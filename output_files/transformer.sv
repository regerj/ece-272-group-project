==> flow/design.v <==
module transformer (input logic clk_1Hz,
						  input logic reset,
						  input logic [11:0] controller_state,
						  output logic [9:0] sprite_x,
						  output logic [8:0] sprite_y);
always @ (posedge clk_1Hz)
begin
	if(reset)
	begin
		sprite_x = 10'b1000000000;
		sprite_y = 9'b100000000;
	end
	else
	begin
		if(controller_state[4])
			sprite_y = sprite_y + 1;
		if(controller_state[5])
			sprite_y = sprite_y - 1;
		if(controller_state[6])
			sprite_x = sprite_x - 1;
		if(controller_state[7])
			sprite_x = sprite_x + 1;
	end
end
endmodule
==> Step by step through the tools: transformer <==
What the tools print for transformer, step after step.
Line numbers count from 1 in the design file above.
Operators: Yosys type, input widths -> output width; for muxes data width and select width s.
Cell names lack the library's common part.
{ "inputs": {"top": "transformer", "clock": "clk_1Hz", "library": "sky130hd", "pvt_corner": "tt_025C_1v80"} }

==> After elaboration <==
Yosys after proc, flatten, opt, wreduce and memory -nomap, before mapping. Enables and synchronous resets that opt folds into registers are not counted as muxes. Memory bits, and registers merged into a memory's read port (data or address), are not among the register bits. Print and check cells are not counted. Equal cells are merged and count once.
{ "bits": {"register_bits": 19, "inputBits": 14, "output_inout_bits": 19, "elab_cells": 12} }
{ "classes": {"add_sub_neg": 4, "muxes": 6} }
{ "ops": {"columns": ["operator", "count"], "rows": [
  ["$mux 10", 3],
  ["$mux 9", 3],
  ["$add 10x1->10 const B", 1],
  ["$sub 10x1->10 const B", 1],
  ["$add 9x1->9 const B", 1],
  ["$sub 9x1->9 const B", 1]
]} }

==> Depth <==
Longest topological path by Yosys (ltp), each cell counted once; first at word level (registers and memories cut), then after technology mapping (sequential cells cut; the memories' decode and read muxes count).
{ "depth": {"depth_word": 5, "abc_area": 0, "mapped_depth": 9} }

==> Synthesis result <==
The flow's flattened synthesis, as Yosys stat reports it; memories are mapped. The netlist is that of the ABC_AREA named above (0 if unset); the other value can give another one.
{ "types": {"columns": ["type", "count", "type_area_um2"], "rows": [
  ["dfxtp_1", 19, 380.365],
  ["xnor2_1", 15, 131.376],
  ["mux2i_1", 6, 60.058],
  ["nor2_1", 16, 60.058],
  ["nand2_1", 14, 52.55],
  ["xor2_1", 6, 52.55],
  ["ha_1", 4, 50.048],
  ["nor3_1", 10, 50.048],
  ["nand3_1", 9, 45.043],
  ["clkbuf_8", 3, 41.29],
  ["o21ai_0", 8, 40.038],
  ["a21oi_1", 7, 35.034],
  ["clkbuf_1", 9, 33.782],
  ["a211oi_1", 4, 30.029],
  ["nor3b_1", 4, 30.029],
  ["a2111oi_4", 1, 27.526],
  ["a211o_1", 3, 26.275],
  ["a31oi_1", 4, 25.024]
]} }
Not listed: further types 33, cells in them 61.
{ "synth_totals": {"stdcells": 203, "yosys_area_um2": 1609.0, "sequential_area_um2": 380.4, "ffs": 19} }

==> Path before layout <==
Source: OpenSTA report_checks on the synthesized netlist (no wires, ideal clock, input and output delay 20% of the period each), path of least setup slack; recovery checks are left aside. Register names are those of the netlist, which keeps one name where synthesis merged equal registers.
{ "synth_timing": {"path_kind": "input to register", "from": "input port controller_state[6]", "to": "register sprite_x[8]", "tclk_ns": 3.54, "in_delay_ns": 0.708, "launch_ns": 0.708, "t_arrival_ns": 2.347, "t_required_ns": 3.468, "slack_ns": 1.122, "delay_ns": 1.711, "stages": 5, "path_buffers": 0, "period_less_setup_slack_ns": 2.418} }
"delay_ns" = arrival - input delay + setup time.
"stages" counts driving pins, that of a launching flip-flop among them; a cell with two outputs on the path counts twice.
"period_less_setup_slack_ns" is the clock period less the worst setup slack; recovery checks do not enter. This is arithmetic on one report: input and output delays are still those of the set period (20% each).
The rows between start and end are the longest chain of elaborated cells between them; the timing report does not say that the signal goes this way. Where chains are equally long, one stands for them.
A line is the first line of the expression or statement that the cell stems from. Yosys adds cells for indexed reads and writes and turns some case tables into memories.
At most two assigning lines are given for a register; there are more.
{ "synth_via": {"path_cell_list": "or4b_4 -> or3_1 -> a211o_1 -> a2111oi_4 -> mux2i_1", "elab_chain_len": 4, "cells_between": 4, "cone_lines": 4} }
{ "synth_lines": {"columns": ["element", "line", "source"], "rows": [
  ["from (decl)", 3, "input logic [11:0] controller_state,"],
  ["$mux 10", 19, "if(controller_state[6])"],
  ["$mux 10", 8, "if(reset)"],
  ["$add 10x1->10", 22, "sprite_x = sprite_x + 1;"],
  ["$mux 10", 21, "if(controller_state[7])"],
  ["to (assign)", 20, "sprite_x = sprite_x - 1;"],
  ["to (assign)", 22, null],
  ["to (decl)", 4, "output logic [9:0] sprite_x,"]
]} }

Appendix: runs

module transformer, platform sky130hd, 2 stored runs of the flow under differing settings, order arbitrary. Input and output delays are each 20% of the period that was set; the output load is 0.01 pF.
[
  {
    "run": "job 1",
    "settings": { "period_ns": 2.11, "CORE_UTILIZATION": 61, "SETUP_SLACK_MARGIN": 0.25, "PLACE_DENSITY_LB_ADDON": 0.09, "CORE_MARGIN": 7, "CTS_CLUSTER_SIZE": 31, "SLEW_MARGIN": 0, "MIN_ROUTING_LAYER": "met2", "CAP_MARGIN": 20 },
    "outcome": "no final report: routing broke off with DPL-0038"
  },
  {
    "run": "job 2",
    "settings": { "period_ns": 4.27, "CORE_UTILIZATION": 64, "SETUP_SLACK_MARGIN": 1.11, "PLACE_DENSITY": 0.92, "CORE_ASPECT_RATIO": 1.22, "CELL_PAD_IN_SITES_GLOBAL_PLACEMENT": 1, "CELL_PAD_IN_SITES_DETAIL_PLACEMENT": 0, "ABC_AREA": 0, "SLEW_MARGIN": 20, "MIN_ROUTING_LAYER": "met2", "MAX_ROUTING_LAYER": "met4", "CAP_MARGIN": 20, "CORE_MARGIN": 2 },
    "outcome": "no final report: placement broke off with GPL-0301"
  }
]
